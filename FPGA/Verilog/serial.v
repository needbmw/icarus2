==> flow/design.v <==
module async_receiver(clk, RxD, RxD_data_ready, RxD_data, RxD_endofpacket, RxD_idle);
input clk, RxD;
output RxD_data_ready;   
output [7:0] RxD_data;
parameter ClkFrequency = 32000000;  
parameter Baud = 115200;
output RxD_endofpacket;   
output RxD_idle;   
parameter Baud8 = Baud*8;
parameter Baud8GeneratorAccWidth = 16;
wire [Baud8GeneratorAccWidth:0] Baud8GeneratorInc = ((Baud8<<(Baud8GeneratorAccWidth-7))+(ClkFrequency>>8))/(ClkFrequency>>7);
reg [Baud8GeneratorAccWidth:0] Baud8GeneratorAcc;
always @(posedge clk) Baud8GeneratorAcc <= Baud8GeneratorAcc[Baud8GeneratorAccWidth-1:0] + Baud8GeneratorInc;
wire Baud8Tick = Baud8GeneratorAcc[Baud8GeneratorAccWidth];
reg [1:0] RxD_sync_inv;
always @(posedge clk) if(Baud8Tick) RxD_sync_inv <= {RxD_sync_inv[0], ~RxD};
reg [1:0] RxD_cnt_inv;
reg RxD_bit_inv;
always @(posedge clk)
if(Baud8Tick)
begin
	if( RxD_sync_inv[1] && RxD_cnt_inv!=2'b11) RxD_cnt_inv <= RxD_cnt_inv + 2'h1;
	else 
	if(~RxD_sync_inv[1] && RxD_cnt_inv!=2'b00) RxD_cnt_inv <= RxD_cnt_inv - 2'h1;
	if(RxD_cnt_inv==2'b00) RxD_bit_inv <= 1'b0;
	else
	if(RxD_cnt_inv==2'b11) RxD_bit_inv <= 1'b1;
end
reg [3:0] state = 4'b0000;
reg [3:0] bit_spacing;
wire next_bit = (bit_spacing==4'd10);
always @(posedge clk)
if(state==0)
	bit_spacing <= 4'b0000;
else
if(Baud8Tick)
	bit_spacing <= {bit_spacing[2:0] + 4'b0001} | {bit_spacing[3], 3'b000};
always @(posedge clk)
if(Baud8Tick)
case(state)
	4'b0000: if(RxD_bit_inv) state <= 4'b1000;   
	4'b1000: if(next_bit) state <= 4'b1001;   
	4'b1001: if(next_bit) state <= 4'b1010;   
	4'b1010: if(next_bit) state <= 4'b1011;   
	4'b1011: if(next_bit) state <= 4'b1100;   
	4'b1100: if(next_bit) state <= 4'b1101;   
	4'b1101: if(next_bit) state <= 4'b1110;   
	4'b1110: if(next_bit) state <= 4'b1111;   
	4'b1111: if(next_bit) state <= 4'b0001;   
	4'b0001: if(next_bit) state <= 4'b0000;   
	default: state <= 4'b0000;
endcase
reg [7:0] RxD_data;
always @(posedge clk)
if(Baud8Tick && next_bit && state[3]) RxD_data <= {~RxD_bit_inv, RxD_data[7:1]};
reg RxD_data_ready, RxD_data_error;
always @(posedge clk)
begin
	RxD_data_ready <= (Baud8Tick && next_bit && state==4'b0001 && ~RxD_bit_inv);   
	RxD_data_error <= (Baud8Tick && next_bit && state==4'b0001 &&  RxD_bit_inv);   
end
reg [4:0] gap_count;
always @(posedge clk) if (state!=0) gap_count<=5'h00; else if(Baud8Tick & ~gap_count[4]) gap_count <= gap_count + 5'h01;
assign RxD_idle = gap_count[4];
reg RxD_endofpacket; always @(posedge clk) RxD_endofpacket <= Baud8Tick & (gap_count==5'h0F);
endmodule
module serial_receive(clk, RxD, midstate, data2, reset, RxRDY, RxBUSY);
   input      clk;
   input      RxD;
	output 		RxBUSY;
   wire       RxD_data_ready;
   wire [7:0] RxD_data;
   async_receiver deserializer(.clk(clk), .RxD(RxD), .RxD_data_ready(RxD_data_ready), .RxD_data(RxD_data));
   output [255:0] midstate;
   output [95:0] data2;
	output RxRDY;
	reg [21:0] guard_cnt;
   input 	  reset;
   reg [511:0] input_buffer;
	reg [6:0] byte_cnt;
	assign RxRDY = byte_cnt[6];
	assign RxBUSY = (|byte_cnt[6:0]);
   assign midstate = input_buffer[511:256];
   assign data2 = input_buffer[95:0];
   always @(posedge clk)
	begin
		if(reset || RxRDY || (guard_cnt == 22'd0))
		begin
			byte_cnt <= 7'd0;
			guard_cnt <=22'd1;
		end
		else
			guard_cnt <= guard_cnt + 22'd1;
	    if(RxD_data_ready)
	      begin
				input_buffer <= input_buffer << 8;
				input_buffer[7:0] <= RxD_data;
				byte_cnt <= byte_cnt+1;
				guard_cnt <= 22'd1;
	      end
		else
			input_buffer <= input_buffer;
	end
endmodule  
module serial_transmit (clk, TxD, busy, send, word);
   wire TxD_start;
   wire TxD_busy;
   reg [7:0]  out_byte;
   reg        serial_start;
   reg [3:0]  mux_state = 4'b0000;
   assign TxD_start = serial_start;
   input      clk;
   output     TxD;
   input [31:0] word;
   input 	send;
   output busy;
   reg [31:0] 	word_copy;
	reg [31:0] delay_cnt;
   assign busy = (|mux_state);
   always @(posedge clk)
     begin
	if (!busy && send)
	  begin
	     mux_state <= 4'b1000;
	     word_copy <= word;
		  delay_cnt[31:0] <= 32'd100000;
	  end  
	else
	begin
		begin
			if (mux_state[3] && ~mux_state[0] && !TxD_busy)
			  begin
				  serial_start <= 1;
				  mux_state <= mux_state + 1;
				  out_byte <= word_copy[31:24];
				  word_copy <= (word_copy << 8);
			  end
			else if (mux_state[3] && mux_state[0])
			  begin
					serial_start <= 0;
					if (!TxD_busy) mux_state <= mux_state + 1;
			  end
			 end
		 end
	  end
   async_transmitter serializer(.clk(clk), .TxD(TxD), .TxD_start(TxD_start), .TxD_data(out_byte), .TxD_busy(TxD_busy));
endmodule  
[Step by step through the tools: serial_receive]
The steps from the RTL of serial_receive to its reports follow in flow order.
Line numbers count from 1 in the design file above.
Operators: Yosys type, input widths -> output width; for muxes data width and select width s.
Cell names lack the library's common part.
Not given: n/a
Design
  design top: serial_receive
  clock: clk
  library: sky130hd
  corner: tt_025C_1v80

[Word-level counts]
Yosys after proc, flatten, opt, wreduce and memory -nomap, before mapping. Memory bits, and registers merged into a memory's read port (data or address), are not among the register bits. Print and check cells are not counted.
Bit counts
  bits in registers: 580
  input bits: 3
  output and inout bits: 354
Operators by class
  add/sub/neg operators: 6
  eq/ne operators: 22
  mux-type cells: 16
  bitwise operators: 4
  reduce/logical cells: 20
Operator list (number)
  $pmux 4 s10: 1
  $mux 4: 10
  $eq 4x4->1 const B: 9
  $add 22x1->22 const B: 1
  $logic_not 22->1: 1
  $ne 2x1->1 const B: 10
  $add 16x11->17 const B: 1
  $mux 7: 2
  $reduce_and 11->1: 1
  $reduce_bool 2->1: 4
  $add 7x1->7 const B: 1
  $reduce_or 7->1: 1
  $logic_and 1x1->1: 6
  $reduce_and 2->1: 2
  $add 3x1->4 const B: 1
  $eq 4x1->1 const B: 1
  $or 4x4->4: 1
  $logic_not 4->1: 1
  $mux 2: 2
  $not 1->1: 3
  $logic_or 1x1->1: 2
  $add 2x1->2 const B: 1
  $sub 2x1->2 const B: 1
  $eq 2x2->1 const B: 1
  $ne 2x2->1 const B: 1
  $logic_not 2->1: 1
  $reduce_or 2->1: 1
  $mux 1: 1

[Depth]
Longest topological path by Yosys (ltp), each cell counted once; first at word level (registers and memories cut), then after technology mapping (sequential cells cut; the memories' decode and read muxes count).
Logic depth
  depth in word-level cells: 4
  ABC_AREA: 0
  gate-level depth with buffers: 7
  gate-level depth less buffers: 6

[Netlist]
Source: synth_stat.txt of the flow (Yosys; design flattened, memories mapped). It holds for the ABC_AREA given above (unset counts as 0); a run with the other value may have another netlist.
Cell types
  edfxtp_1: number 536, area in all 1.61E+04 um^2
  buf_4: number 353, area in all 2.65E+03 um^2
  dfxtp_1: number 44, area in all 880.845 um^2
  xnor2_1: number 25, area in all 218.96 um^2
  nor2_1: number 42, area in all 157.651 um^2
  ha_1: number 9, area in all 112.608 um^2
  xor2_1: number 10, area in all 87.584 um^2
  nand2_1: number 20, area in all 75.072 um^2
  inv_1: number 18, area in all 67.565 um^2
  and2_1: number 8, area in all 50.048 um^2
  nor4_1: number 8, area in all 50.048 um^2
  nor4_4: number 2, area in all 42.541 um^2
  nand3_1: number 8, area in all 40.038 um^2
  nor3_1: number 8, area in all 40.038 um^2
  a211oi_1: number 5, area in all 37.536 um^2
  and3_1: number 6, area in all 37.536 um^2
  o21ai_0: number 7, area in all 35.034 um^2
  nor2b_1: number 5, area in all 31.28 um^2
Not listed: further types 25, cells in them 34.
Mapped netlist
  cell count: 1148
  synthesis area: 20983.9 um^2
  sequential part of the area: 16976.3 um^2
  flip-flop cells: 580
By module: a second synthesis without flattening, with its own total; a netlist apart from the flattened one above.
Unflattened totals
  cell total of the unflattened synthesis: 1181
  area (unflattened synthesis): 21247.9 um^2
Each row is one instance without its submodules.
By module
  serial_receive: instances 1, cells 1021, area 19436.1 um^2, sequential area 16025.4 um^2
  async_receiver: instances 1, cells 160, area 1811.7 um^2, sequential area 1071.0 um^2

[Worst setup path after synthesis]
Source: OpenSTA report_checks on the synthesized netlist (no wires, ideal clock, input and output delay 20% of the period each), path of least setup slack; recovery checks are left aside. Register names are those of the netlist, which keeps one name where synthesis merged equal registers.
Timing path post-synthesis
  path kind: reg-to-reg
  from: register deserializer.RxD_data_ready
  to: register byte_cnt[0]
  period: 21.1 ns
  library setup time: 0.308 ns
  launch time at the first pin: 0.000 ns
  arrival: 13.825 ns
  data required time: 20.792 ns
  path slack: 6.967 ns
  delay of the path: 14.133 ns
  stages: 4
  period reached after synthesis: 14.133 ns
"delay of the path" is the arrival time less input delay plus setup time.
"stages" counts driving pins, that of a launching flip-flop among them; a cell with two outputs on the path counts twice.
"period reached after synthesis" = period - worst setup slack (recovery checks aside). The figure is calculated, with input and output delays left at 20% of the set period.
Between the ends stands the longest chain of elaborated cells between them, by number of cells; it is not shown to be the way that was timed. Of several equally long chains one is given.
Each line given opens the expression or statement behind the cell; cells for indexed reads and writes are added by Yosys, which also makes memories of some case tables.
Only ways into the end's enable, where the timed path ends, are counted here.
Between the ends, post-synthesis
  cell sequence: dfxtp_1 > nor3_1 > o21ai_2 > buf_4
  length of the longest elaborated chain: 1
  elaborated cells between the ends (all ways): 1
Ends and longest elaborated chain, post-synthesis
  start, declared: RTL line 3  | output RxD_data_ready;
  start, assigned: RTL line 59  | RxD_data_ready <= (Baud8Tick && next_bit && state==4'b0001 && ~RxD_bit_inv);
  $reduce_bool 2->1
  end, assigned: RTL line 89  | byte_cnt <= 7'd0;
  end, assigned: RTL line 98  | byte_cnt <= byte_cnt+1;
  end, declared: RTL line 80  | reg [6:0] byte_cnt;

[Worst path after layout]
From the final timing report of stored run 2: the path of least setup slack in the routed layout; clock arrival at registers is part of the times.
Timing path post-layout
  path kind: reg-to-output
  from: register byte_cnt[4]
  to: output RxBUSY
  period: 10.8 ns
  launch time at the first pin: 0.59 ns
  arrival: 1.97 ns
  data required time: 8.64 ns
  path slack: 6.67 ns
  stages: 4
Between the ends stands the longest chain of elaborated cells between them, by number of cells; it is not shown to be the way that was timed. Of several equally long chains one is given.
Between the ends, post-layout
  cell sequence: edfxtp_1 > nor4_1 > nand3b_1 > clkdlybuf4s50_1
  length of the longest elaborated chain: 1
  elaborated cells between the ends (all ways): 1
Ends and longest elaborated chain, post-layout
  start, declared: RTL line 80  | reg [6:0] byte_cnt;
  start, assigned: RTL line 89  | byte_cnt <= 7'd0;
  start, assigned: RTL line 98  | byte_cnt <= byte_cnt+1;
  $reduce_or 7->1: RTL line 82  | assign RxBUSY = (|byte_cnt[6:0]);
  end, declared: RTL line 70  | output RxBUSY;

Measured results for serial_receive: 2 stored runs of the Yosys and OpenROAD flow on sky130hd. The settings differ; the order carries no meaning. The constraints put input and output delay at 20% of the set period each and load the outputs with 0.01 pF.
"achieved clock period" means the clock period less the worst setup slack. The figure is calculated, with input and output delays left at 20% of the set period.
By "worst setup path time" is meant the share of the clock period that the worst setup path is allowed (20% is reserved at inputs, 20% at outputs), minus its slack. Clock arrival times at its registers enter into it.
"power" rests on the timing tool's default activity at the inputs, not on a simulated workload.
[stored run 1] settings: period_ns=10.7, CORE_UTILIZATION=60, SETUP_SLACK_MARGIN=0.72, CELL_PAD_IN_SITES_DETAIL_PLACEMENT=2, TNS_END_PERCENT=45, ABC_AREA=1, CTS_CLUSTER_DIAMETER=48, SLEW_MARGIN=0, MIN_ROUTING_LAYER=met1, MAX_ROUTING_LAYER=met4, CAP_MARGIN=20, CORE_MARGIN=2
[stored run 1] result: did not finish, placement stopped with DPL-0033
[stored run 2] settings: period_ns=10.8, CORE_UTILIZATION=21, SETUP_SLACK_MARGIN=3.22, CORE_ASPECT_RATIO=0.84, CELL_PAD_IN_SITES_GLOBAL_PLACEMENT=0, CELL_PAD_IN_SITES_DETAIL_PLACEMENT=2, TNS_END_PERCENT=45, GPL_TIMING_DRIVEN=0, CAP_MARGIN=15, MAX_ROUTING_LAYER=met4, CORE_MARGIN=2, SLEW_MARGIN=20
[stored run 2] result: chip area after synthesis (Yosys) 20983.9 um^2, die area 102477.0 um^2, standard-cell area of the final layout 28581.2 um^2, utilization 28.8%, worst setup slack after layout 6.668 ns, worst hold slack 0.406 ns, power 4.703 mW, achieved clock period 4.132 ns, worst setup path time 1.97 ns, worst setup path kind reg-to-output
