==> flow/design.v <==
module HexDisplayV1(sys_clk, value_in, BCD_enable, Display_Enable, sevenSegLED_out, sevenSegPos_out);
       input sys_clk;                            
       input [15:0] value_in;      
       input BCD_enable;                  
       input Display_Enable;    
       output [6:0] sevenSegLED_out;      
       output [3:0] sevenSegPos_out;      
       parameter CLKBIT = 16;   
       reg [CLKBIT:0] clk_div = 0;
       always @(posedge sys_clk) begin
              clk_div <= clk_div + 1;    
       end 
       wire [1:0] digit_select;  
       assign digit_select = clk_div[CLKBIT:CLKBIT-1];  
       wire [15:0] BCD_out;
       Hex2BCD MyHex2BCD(sys_clk, value_in, BCD_out, busy);
       wire[15:0] value_used;
       assign value_used = BCD_enable ? BCD_out : value_in;
       wire [3:0] tmp_value;      
       assign tmp_value = (digit_select ==  2'b00 ) ? value_used[3:0]:
                                                 (digit_select ==  2'b01 ) ? value_used[7:4]:
                                                 (digit_select ==  2'b10 ) ? value_used[11:8]:
                                                 (digit_select ==  2'b11 ) ? value_used[15:12]:
                                                 4'b1111;
       EnableDigit MyEnableDigit( digit_select, sevenSegPos_out );
       DisplayDigit MyDisplayDigit( tmp_value, Display_Enable, sevenSegLED_out ); 
endmodule
module DisplayDigit( valueIn, Display_Enable, sevenSegOut);
       input [3:0] valueIn;  
       input Display_Enable;  
       output [6:0] sevenSegOut;  
       assign sevenSegOut =  ((valueIn == 4'b0000)& Display_Enable) ? 7'b1000000:    
                                                       ((valueIn == 4'b0001)& Display_Enable) ? 7'b1111001:    
                                                       ((valueIn == 4'b0010)& Display_Enable) ? 7'b0100100:    
                                                       ((valueIn == 4'b0011)& Display_Enable) ? 7'b0110000:    
                                                       ((valueIn == 4'b0100)& Display_Enable) ? 7'b0011001:    
                                                       ((valueIn == 4'b0101)& Display_Enable) ? 7'b0010010:    
                                                       ((valueIn == 4'b0110)& Display_Enable) ? 7'b0000010:    
                                                       ((valueIn == 4'b0111)& Display_Enable) ? 7'b1111000:    
                                                       ((valueIn == 4'b1000)& Display_Enable) ? 7'b0000000:    
                                                       ((valueIn == 4'b1001)& Display_Enable) ? 7'b0010000:    
                                                       ((valueIn == 4'b1010)& Display_Enable) ? 7'b0001000:    
                                                       ((valueIn == 4'b1011)& Display_Enable) ? 7'b0000011:    
                                                       ((valueIn == 4'b1100)& Display_Enable) ? 7'b1000110:    
                                                       ((valueIn == 4'b1101)& Display_Enable) ? 7'b0100001:    
                                                       ((valueIn == 4'b1110)& Display_Enable) ? 7'b0000110:    
                                                       ((valueIn == 4'b1111)& Display_Enable) ? 7'b0001110:    
                                                        7'b1111111;    
endmodule
module EnableDigit( digitSelectIn, digSelectOut);
       input [1:0] digitSelectIn;  
       output [3:0] digSelectOut;  
       assign digSelectOut = (digitSelectIn == 2'b00) ? ~4'b1110:    
                                                        (digitSelectIn == 2'b01) ? ~4'b1101:    
                                                        (digitSelectIn == 2'b10) ? ~4'b1011:    
                                                        (digitSelectIn == 2'b11) ? ~4'b0111:    
                                                        4'b0000;    
endmodule
module Hex2BCD(sys_clk, HexIn, BCD_out, busy);
        input [15:0] HexIn;     
    input sys_clk;
    output reg [15:0] BCD_out = 0;
        output reg busy = 0;
       reg [3:0] digit0, digit1, digit2, digit3;
       wire carry0, carry1, carry2;
       reg [4:0] counter =0;
       assign carry0=(digit0>4);
       assign carry1=(digit1>4);
       assign carry2=(digit2>4);
       always @(posedge sys_clk) begin
              if (counter==0) begin
                     digit0<=0;
                     digit1<=0;
                     digit2<=0;
                     digit3<=0;
                     busy <= 1'b1;
                     counter <= counter + 1;
              end
              else if (counter<17) begin
                if (carry0)
                           digit0<={digit0-5,HexIn[16-counter]};
                else
                           digit0<={digit0[2:0],HexIn[16-counter]};
                if (carry1)
                           digit1<={digit1-5,carry0};
                else
                           digit1<={digit1[2:0],carry0};
                if (carry2)
                           digit2<={digit2-5,carry1};
                else
                           digit2<={digit2[2:0],carry1};
                digit3<={digit3[2:0],carry2};
                counter <= counter + 1;
              end 
              else if (counter == 17 ) begin
                     if( HexIn < 10000 )  
                           BCD_out <= {digit3,digit2,digit1,digit0};  
                     else
                           BCD_out <= 16'h9999;  
                     busy <= 1'b0;
                           counter <= 0;
              end
       end
endmodule
-- From RTL to reports: HexDisplayV1
What the tools print for HexDisplayV1, step after step.
Line numbers count from 1 in the design file above.
Operators: Yosys type, input widths -> output width; for muxes data width and select width s.
Cell names lack the library's common part.
Not given: -
- top: HexDisplayV1
- clock: sys_clk
- standard-cell library: sky130hd
- library corner: tt_025C_1v80

-- After elaboration
Yosys after proc, flatten, opt, wreduce and memory -nomap, before mapping. Memory bits, and registers merged into a memory's read port (data or address), are not among the register bits. Print and check cells are not counted. Equal cells are merged and count once.
- noted word-level cells: 92
- noted output and inout bits: 11
- noted bits of input ports: 19
- register bits at 54
- order comparisons: 5
- bitwise gates (word level) at 18
- eq/ne operators: 19
- reductions and logical operators at 5
- muxes and demuxes at 31
- shift-type cells: 1
- noted add/sub/neg operators: 6
- operator list (kind ; number):
    $mux 7 ; 16
    $mux 4 ; 11
    $shiftx 16x32->1 ; 1
    $eq 4x4->1 const B ; 8
    $add 17x1->17 const B ; 1
    $and 1x1->1 ; 16
    $lt 16x14->1 const B ; 1
    $eq 4x3->1 const B ; 4
    $mux 16 ; 1
    $mux 5 ; 3
    $gt 4x3->1 const B ; 3
    $sub 3x3->3 const B ; 3
    $eq 4x2->1 const B ; 2
    $sub 5x5->6 const A ; 1
    $add 5x1->5 const B ; 1
    $lt 5x5->1 const B ; 1
    $eq 5x5->1 const B ; 1
    $logic_not 5->1 ; 1
    $eq 2x2->1 const B ; 2
    $eq 4x1->1 const B ; 1
    $logic_not 4->1 ; 1
    $reduce_and 3->1 ; 1
    $reduce_bool 3->1 ; 1
    $not 1->1 ; 2
    $eq 2x1->1 const B ; 1
    $logic_not 2->1 ; 1

-- Depth
Longest topological path by Yosys (ltp), each cell counted once; first at word level (registers and memories cut), then after technology mapping (sequential cells cut; the memories' decode and read muxes count).
- word-level depth at 23
- ABC_AREA: 0
- noted gate-level depth with buffers: 8

-- Mapped cells and area
The flow's flattened synthesis, as Yosys stat reports it; memories are mapped. The netlist is that of the ABC_AREA named above (0 if unset); the other value can give another one.
- cell count: 286
- mapped flip-flops at 54
- noted chip area (Yosys): 2951.6 um^2
- buffers: 12
- area of sequential cells at 1291.2 um^2
- cell types (type ; number ; area in all (um^2)):
    dfxtp_1 ; 33 ; 660.634
    edfxtp_1 ; 21 ; 630.605
    mux4_2 ; 11 ; 247.738
    xnor2_1 ; 20 ; 175.168
    ha_1 ; 11 ; 137.632
    a21oi_1 ; 22 ; 110.106
    nand2_1 ; 26 ; 97.594
    and2_1 ; 13 ; 81.328
    nand3_1 ; 15 ; 75.072
    nor2_1 ; 20 ; 75.072
    inv_1 ; 17 ; 63.811
    mux4_1 ; 2 ; 52.55
    o21ai_0 ; 8 ; 40.038
    nand2b_1 ; 6 ; 37.536
    a211oi_1 ; 4 ; 30.029
    mux2_4 ; 2 ; 30.029
    mux2i_1 ; 3 ; 30.029
    xor2_1 ; 3 ; 26.275
Not listed: further types 28, cells in them 49.
The figures by module come from a second, unflattened synthesis with its own total; it is not the netlist above.
- cells (unflattened synthesis): 310
- area total of the unflattened synthesis: 3153.0 um^2
Rows give one instance, submodules left out.
- by module (module ; seq. area (um^2) ; times used ; cells ; area (um^2)):
    Hex2BCD ; 970.9 ; 1 ; 196 ; 1960.6
    HexDisplayV1 ; 340.3 ; 1 ; 75 ; 908.4
    DisplayDigit ; 0.0 ; 1 ; 35 ; 257.7
    EnableDigit ; 0.0 ; 1 ; 4 ; 26.3

-- Path before layout
Path of least setup slack by OpenSTA after synthesis, without wires, with an ideal clock, recovery checks aside; 20% of the period is set as input and as output delay. Where synthesis merged equal registers, the netlist keeps one of their names.
- kind: input -> output
- start point: in BCD_enable
- end point: out sevenSegLED_out[5]
- data required time: 4.416 ns
- setup slack: 1.866 ns
- driving pins on the path: 5
- path buffers at 1
- external input delay: 1.104 ns
- noted launch time at the first pin: 1.104 ns
- clock period at 5.52 ns
- output delay at 1.104 ns
- data arrival time: 2.550 ns
- delay of the path: 1.446 ns
- noted synthesis period reached: 3.654 ns
"delay of the path" = arrival - input delay + setup time.
At an output port there is no setup time.
"driving pins on the path": output pins that drive a net of the path, with the launching flip-flop's if there is one; two outputs of one cell count as two.
"synthesis period reached" is the clock period less the worst setup slack; recovery checks do not enter. This is arithmetic on one report: input and output delays are still those of the set period (20% each).
Between the ends stands the longest chain of elaborated cells between them, by number of cells; it is not shown to be the way that was timed. Of several equally long chains one is given.
Each line given opens the expression or statement behind the cell; cells for indexed reads and writes are added by Yosys, which also makes memories of some case tables.
- cells stage by stage: buf_6 mux4_2 mux2_4 maj3_2 o211ai_2
- noted cells in the longest elaborated chain: 23
- elaborated cells between the ends (all ways): 53
- RTL lines with such cells at 21
- those cells by class: eq/ne: 15; mux: 21; logic: 16; reduce/logical: 1
- RTL lines, path post-synthesis (item ; line ; text):
    from (decl) ; 4 ; input BCD_enable;
    $mux 16 ; 18 ; assign value_used = BCD_enable ? BCD_out : value_in;
    $mux 4 ; 23 ; (digit_select ==  2'b11 ) ? value_used[15:12]:
    $mux 4 ; 22 ; (digit_select ==  2'b10 ) ? value_used[11:8]:
    $mux 4 ; 21 ; (digit_select ==  2'b01 ) ? value_used[7:4]:
    $mux 4 ; 20 ; assign tmp_value = (digit_select ==  2'b00 ) ? value_used[3:0]:
    $eq 4x4->1 ; 47 ; ((valueIn == 4'b1111)& Display_Enable) ? 7'b0001110:
    $and 1x1->1 ; 47 ;
    [9 not listed] ; - ;
    $mux 7 ; 38 ; ((valueIn == 4'b0110)& Display_Enable) ? 7'b0000010:
    $mux 7 ; 37 ; ((valueIn == 4'b0101)& Display_Enable) ? 7'b0010010:
    $mux 7 ; 36 ; ((valueIn == 4'b0100)& Display_Enable) ? 7'b0011001:
    $mux 7 ; 35 ; ((valueIn == 4'b0011)& Display_Enable) ? 7'b0110000:
    $mux 7 ; 34 ; ((valueIn == 4'b0010)& Display_Enable) ? 7'b0100100:
    $mux 7 ; 33 ; ((valueIn == 4'b0001)& Display_Enable) ? 7'b1111001:
    $mux 7 ; 32 ; assign sevenSegOut =  ((valueIn == 4'b0000)& Display_Enable) ? 7'b1000000:
    to (decl) ; 6 ; output [6:0] sevenSegLED_out;

-- Timing after layout
From the final timing report of run A: the path of least setup slack in the routed layout; clock arrival at registers is part of the times.
- kind: input -> output
- start point: in value_in[11]
- end point: out sevenSegLED_out[6]
- data required time: 2.62 ns
- path buffers at 2
- clock period at 3.28 ns
- setup slack: 0.30 ns
- driving pins on the path: 7
- noted launch time at the first pin: 0.66 ns
- output delay at 0.66 ns
- external input delay: 0.66 ns
- data arrival time: 2.32 ns
Between the ends stands the longest chain of elaborated cells between them, by number of cells; it is not shown to be the way that was timed. Of several equally long chains one is given.
- cells stage by stage: dlygate4sd2_1 mux4_2 mux2_4 and2_4 mux2i_1 o221ai_1 buf_2
- noted cells in the longest elaborated chain: 22
- elaborated cells between the ends (all ways): 52
- RTL lines with such cells at 20
- those cells by class: eq/ne: 15; mux: 20; logic: 16; reduce/logical: 1
- RTL lines, path after layout (item ; line ; text):
    from (decl) ; 3 ; input [15:0] value_in;
    $mux 16 ; 18 ; assign value_used = BCD_enable ? BCD_out : value_in;
    $mux 4 ; 22 ; (digit_select ==  2'b10 ) ? value_used[11:8]:
    $mux 4 ; 21 ; (digit_select ==  2'b01 ) ? value_used[7:4]:
    $mux 4 ; 20 ; assign tmp_value = (digit_select ==  2'b00 ) ? value_used[3:0]:
    $eq 4x4->1 ; 47 ; ((valueIn == 4'b1111)& Display_Enable) ? 7'b0001110:
    $and 1x1->1 ; 47 ;
    $mux 7 ; 47 ;
    [8 not listed] ; - ;
    $mux 7 ; 38 ; ((valueIn == 4'b0110)& Display_Enable) ? 7'b0000010:
    $mux 7 ; 37 ; ((valueIn == 4'b0101)& Display_Enable) ? 7'b0010010:
    $mux 7 ; 36 ; ((valueIn == 4'b0100)& Display_Enable) ? 7'b0011001:
    $mux 7 ; 35 ; ((valueIn == 4'b0011)& Display_Enable) ? 7'b0110000:
    $mux 7 ; 34 ; ((valueIn == 4'b0010)& Display_Enable) ? 7'b0100100:
    $mux 7 ; 33 ; ((valueIn == 4'b0001)& Display_Enable) ? 7'b1111001:
    $mux 7 ; 32 ; assign sevenSegOut =  ((valueIn == 4'b0000)& Display_Enable) ? 7'b1000000:
    to (decl) ; 6 ; output [6:0] sevenSegLED_out;

Memo
Re: implementation data of HexDisplayV1

Top module HexDisplayV1; platform sky130hd; tools Yosys and OpenROAD; 2 stored runs in no particular order. Input and output delays are each 20% of the period that was set; the output load is 0.01 pF.
"period reached": clock period set for the run, less the worst setup slack. It is reckoned from that one timing run; input and output delays stay at 20% of the period that was set.
"overall power" is the tool's figure for a default switching activity; nothing was simulated.

Run A
Settings were period_ns = 3.28; CORE_UTILIZATION = 32; SETUP_SLACK_MARGIN = 0.49; PLACE_DENSITY_LB_ADDON = 0.24; HOLD_SLACK_MARGIN = 0.14; CELL_PAD_IN_SITES_GLOBAL_PLACEMENT = 3; CELL_PAD_IN_SITES_DETAIL_PLACEMENT = 0; GPL_TIMING_DRIVEN = 1; CTS_CLUSTER_SIZE = 66; CTS_CLUSTER_DIAMETER = 256; CAP_MARGIN = 25; SLEW_MARGIN = 0; CORE_MARGIN = 2
- chip area after synthesis (Yosys) at 2951.6 um^2
- worst setup slack after layout at 0.303 ns
- utilization after routing: 40.3%
- period reached: 2.977 ns
- noted the overall power: 1204 µW
- worst hold slack in the final report at 0.441 ns
- noted the die outline area: 10008.0 um^2
- total negative slack on setup checks: 0.000 ns

Run B
Settings were period_ns = 1.58; CORE_UTILIZATION = 19; PLACE_DENSITY = 0.45; GPL_TIMING_DRIVEN = 1; GPL_ROUTABILITY_DRIVEN = 0; CTS_CLUSTER_DIAMETER = 196; SLEW_MARGIN = 20; CAP_MARGIN = 20; CORE_MARGIN = 2
- worst setup slack after layout at -0.843 ns
- worst hold slack in the final report at 0.457 ns
- utilization after routing: 29.7%
- noted the overall power: 2992 µW
- chip area after synthesis (Yosys) at 2951.6 um^2
- period reached: 2.423 ns
- noted the die outline area: 16548.2 um^2
- total negative slack on setup checks: -6.840 ns
