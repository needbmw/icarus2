==> flow/design.v <==
module ava_tx(
	input clk,
	input start,
	input global_reset,
	input [575:0] data,
	input [7:0] pll0,
	input [7:0] pll1,
	input [7:0] mode,
	output reg busy,
	output reg tx_p0,
	output reg tx_m0,
	output reg tx_p1,
	output reg tx_m1
    );
	parameter N9 = 32'd0;
	parameter N8 = 32'd214748465;
	parameter N7 = 32'd429496729;
	parameter N6 = 32'd644245094;
	parameter N5 = 32'd858993459;
	parameter N4 = 32'd1073741824;
	parameter N3 = 32'd1288490188;
	parameter N2 = 32'd1503238553;
	parameter N1 = 32'd1717986918;
	parameter N0 = 32'd1932735283;
	parameter N19 = 32'd2147483648;
	parameter N18 = 32'd2362232012;
	parameter N17 = 32'd2576980377;
	parameter N16 = 32'd2791728742;
	parameter N15 = 32'd3006477107;
	parameter N14 = 32'd3221225472;
	parameter N13 = 32'd3435973836;
	parameter N12 = 32'd3650722201;
	parameter N11 = 32'd3865470566;
	parameter N10 = 32'd4080218931;
	reg[607:0] tx_data;
	reg[319:0] tx_nonce0;
	reg[319:0] tx_nonce1;
	reg [4:0] baud_cnt;
	reg [9:0] bit_cnt;
	reg reset_cycle;
	always @(posedge clk)
	begin
		if(global_reset)
		begin
			tx_p0 <= 1;
			tx_m0 <= 1;
			tx_p1 <= 1;
			tx_m1 <= 1;
			baud_cnt <= 0;
			bit_cnt <= 0;
			busy <= 0;
		end
		if(start && !busy)
		begin
			tx_data[607:0] <=  { data[575:0] , pll1[7:0], pll0[7:0], 8'd0, mode[7:0] };
			tx_nonce0[319:0] <= { N9, N8, N7, N6, N5, N4, N3, N2, N1, N0 };
			tx_nonce1[319:0] <= { N19, N18, N17, N16, N15, N14, N13, N12, N11, N10 };
			busy <= 1;
			bit_cnt <= 10'd0;
			reset_cycle <= 1;
			baud_cnt <= 5'd1;
		end
		if(busy)
		begin
			baud_cnt <= baud_cnt + 7'd1;
			if(reset_cycle)
			begin
				tx_p0 <= 1'b0;
				tx_m0 <= 1'b0;
				tx_p1 <= 1'b0;
				tx_m1 <= 1'b0;
				if(baud_cnt == 5'b0)
					reset_cycle <= 0;
			end
			else
			begin
				if(baud_cnt == 5'd0)
				begin
					if(bit_cnt == 10'd927)
							busy <= 0;
					else
						bit_cnt <= bit_cnt + 8'd1;
						if(bit_cnt < 10'd608)
						begin
							tx_data[606:0] <= tx_data[607:1];  
						end
						else
						begin
							tx_nonce0 <= (tx_nonce0 >> 1);
							tx_nonce1 <= (tx_nonce1 >> 1);
						end
				end
				else
					begin
					if(!(baud_cnt[4:0] & 5'b10000))  
					begin
						tx_p0 <= 1'b0;
						tx_m0 <= 1'b0;
						tx_p1 <= 1'b0;
						tx_m1 <= 1'b0;
					end
					else  
					begin
						if(bit_cnt < 10'd608)
						begin
							if(tx_data[0])
							begin
								tx_p0 <= 1'b1;
								tx_m0 <= 1'b0;
								tx_p1 <= 1'b1;
								tx_m1 <= 1'b0;
							end
							else
							begin
								tx_p0 <= 1'b0;
								tx_m0 <= 1'b1;
								tx_p1 <= 1'b0;
								tx_m1 <= 1'b1;
							end
						end
						else
						begin
							if(tx_nonce0[0])
							begin
								tx_p0 <= 1'b1;
								tx_m0 <= 1'b0;
							end
							else
							begin
								tx_p0 <= 1'b0;
								tx_m0 <= 1'b1;
							end
							if(tx_nonce1[0])
							begin
								tx_p1 <= 1'b1;
								tx_m1 <= 1'b0;
							end
							else
							begin
								tx_p1 <= 1'b0;
								tx_m1 <= 1'b1;
							end
						end
					end
					end
			end
		end
		else
		begin
			tx_p0 <= 1'b1;
			tx_m0 <= 1'b1;
			tx_p1 <= 1'b1;
			tx_m1 <= 1'b1;
		end
	end
endmodule
# From RTL to reports: ava_tx
# Tool output for the design above, in the order of the flow.
# Line numbers count from 1 in the design file above.
# Library cell names are shortened.
# Not given: n/a
# inputs
design	ava_tx
clock	clk
library	sky130hd
corner	tt_025C_1v80

# After elaboration
# Counts by Yosys on the flattened word-level netlist (proc, flatten, opt, wreduce; memories kept). Register bits leave out memories and registers merged into their read ports (data or address). Print and check cells are left out. Cells with the same type and inputs are merged into one.
# bits
regBits	1269
latch_bits	0
ramBits	0
rom_bits	0
clocked_rd_ports_x_width	0
n_memories	0
in_bits	603
elab_cells	79
# op_classes
add_sub_neg	2
multipliers	0
div_mod_pow	0
compare	1
eq_ne	2
shifts	0
muxes	57
bitwise	0
n_reduce_logical	5
# op_table
cell	n
2-to-1 mux 320 bit	10
2-to-1 mux 607 bit	5
2-to-1 mux 10 bit	6
2-to-1 mux 1 bit	33
2-to-1 mux 5 bit	3
adder 10 x 1 -> 10 bit with constant B	1
less-than comparator 10 bit with constant B	1
== test 10 bit with constant B	1
zero test 5 bit	2
adder 5 x 1 -> 5 bit with constant B	1
!= test 3 bit with constant B	1
nonzero test 3 bit	1
logical AND 1 bit	1
zero test 1 bit	1

# Logic depth
# Yosys ltp: most cells in a row. Word level: on the elaborated netlist, between registers, memories and ports. Mapped: between sequential cells and ports; inverters and the memories' decode and read muxes count.
# depth
ltp_word	7
ABC_AREA	0
mapped_depth	9

# Synthesis result
# The flow's flattened synthesis, as Yosys stat reports it; memories are mapped. The netlist is that of the ABC_AREA named above (0 if unset); the other value can give another one.
# Totals and module areas in this step are rounded.
# by_type
cell	n	area_total_um2
dfxtp_1	1263	2.53E+04
nand2_1	1222	4.59E+03
a31oi_1	602	3.77E+03
a22o_1	379	3.32E+03
nor2_1	617	2.32E+03
o22a_1	259	2.27E+03
clkbuf_1	297	1.11E+03
buf_2	113	565.542
edfxtp_1	6	180.173
nand3_1	16	80.077
o211ai_1	6	45.043
o21ai_0	8	40.038
a211oi_1	5	37.536
ha_1	3	37.536
a31o_2	4	35.034
xor2_1	3	26.275
and3_1	4	25.024
nand4_1	4	25.024
# Not listed: further types 25, cells in them 43.
# synth_totals
mapped_cells	4854
mapped_area_mm2	0.04405
flip_flops	1269

# Timing after synthesis
# OpenSTA on the mapped netlist: ideal clock, no wires. The path of least setup slack (recovery checks aside). Input and output delay are each 20% of the period. Register names are those of the netlist, which keeps one name where synthesis merged equal registers.
# synth_timing
path_kind	reg2reg
from	register baud_cnt[0]
to	register tx_nonce0[100]
tclk_ns	3.83
arrival_time_ns	2.167
required_time_ns	3.713
slack_ns	1.546
path_delay_ns	2.284
path_stages	10
period_less_setup_slack_ns	2.284
# "path_delay_ns" is the arrival time less input delay plus setup time.
# "path_stages": output pins that drive a net of the path, with the launching flip-flop's if there is one; two outputs of one cell count as two.
# "period_less_setup_slack_ns" is the clock period less the worst setup slack; recovery checks do not enter. This is arithmetic on one report: input and output delays are still those of the set period (20% each).
# The rows between start and end are the longest chain of elaborated cells between them; the timing report does not say that the signal goes this way. Where chains are equally long, one stands for them.
# A line is the first line of the expression or statement that the cell stems from. Yosys adds cells for indexed reads and writes and turns some case tables into memories.
# A register here has more assigning lines than the two given.
# synth_via
cell_sequence	edfxtp_1 -> inv_1 -> ha_1 -> or4b_1 -> buf_2 -> nor4_2 -> nor2_1 -> clkbuf_1 -> buf_2 -> a22o_1
elab_chain_len	4
# synth_rtl
item	line	text
start: declaration	38	reg [4:0] baud_cnt;
start: assignment	49	baud_cnt <= 0;
start: assignment	65	baud_cnt <= baud_cnt + 7'd1;
zero test 5 bit	77	if(baud_cnt == 5'd0)
2-to-1 mux 320 bit	77
2-to-1 mux 320 bit	66	if(reset_cycle)
2-to-1 mux 320 bit	63	if(busy)
end: assignment	56	tx_nonce0[319:0] <= { N9, N8, N7, N6, N5, N4, N3, N2, N1, N0 };
end: assignment	89	tx_nonce0 <= (tx_nonce0 >> 1);
end: declaration	36	reg[319:0] tx_nonce0;

# Timing after layout
# From the final timing report of job 1: the path of least setup slack in the routed layout; clock arrival at registers is part of the times.
# layout_timing
path_kind	reg2reg
from	register baud_cnt[1]
to	register tx_nonce0[95]
tclk_ns	1.41
arrival_time_ns	2.90
required_time_ns	2.03
slack_ns	-0.87
path_stages	11
# The rows between start and end are the longest chain of elaborated cells between them; the timing report does not say that the signal goes this way. Where chains are equally long, one stands for them.
# A register here has more assigning lines than the two given.
# layout_via
cell_sequence	edfxtp_1 -> inv_1 -> ha_4 -> or4b_4 -> nor4_4 -> buf_4 -> buf_12 -> buf_12 -> nor2_4 -> buf_12 -> a22o_1
elab_chain_len	4
# layout_rtl
item	line	text
start: declaration	38	reg [4:0] baud_cnt;
start: assignment	49	baud_cnt <= 0;
start: assignment	65	baud_cnt <= baud_cnt + 7'd1;
zero test 5 bit	77	if(baud_cnt == 5'd0)
2-to-1 mux 320 bit	77
2-to-1 mux 320 bit	66	if(reset_cycle)
2-to-1 mux 320 bit	63	if(busy)
end: assignment	56	tx_nonce0[319:0] <= { N9, N8, N7, N6, N5, N4, N3, N2, N1, N0 };
end: assignment	89	tx_nonce0 <= (tx_nonce0 >> 1);
end: declaration	36	reg[319:0] tx_nonce0;

# Design ava_tx on sky130hd. What follows are 2 stored runs of the flow, each under its own settings; their order means nothing. The constraints put input and output delay at 20% of the set period each and load the outputs with 0.01 pF.
# "achievedPeriod_ns" means the clock period less the worst setup slack. The figure is calculated, with input and output delays left at 20% of the set period.
# "worst_path_time_ns" means the part of the period allowed to the worst setup path (the constraints hold back 20% at inputs and 20% at outputs) less its slack; where the path has registers, the arrival times of their clocks count too.
# "total_power_mw": no workload was simulated; the value follows from the tool's default switching activity.
# The measured numbers are rounded.
# Settings: -- = not set for that run.
name,job 1,job 2
period_ns,1.41,1.58
CAP_MARGIN,20,5
CORE_MARGIN,2,2
CORE_UTILIZATION,40,56
SLEW_MARGIN,20,20
PLACE_DENSITY_LB_ADDON,--,0.08
GPL_TIMING_DRIVEN,--,0
CTS_CLUSTER_SIZE,--,32
CTS_CLUSTER_DIAMETER,--,277
MIN_ROUTING_LAYER,--,met1
MAX_ROUTING_LAYER,--,met5
tns_ns,-818.3,-830.6
total_power_mw,97.22,69.91
setup_worst_slack_ns,-0.872,-0.762
ws_hold_ns,0.099,0.226
finalUtil_pct,53.8,73.1
worst_path_time_ns,2.28,2.34
worst_setup_path_type,reg2reg,reg2reg
die_footprint_mm2,0.1128,0.08091
finalCellArea_mm2,0.05866,0.05681
synthesis_area_mm2,0.04405,0.04405
achievedPeriod_ns,2.282,2.342
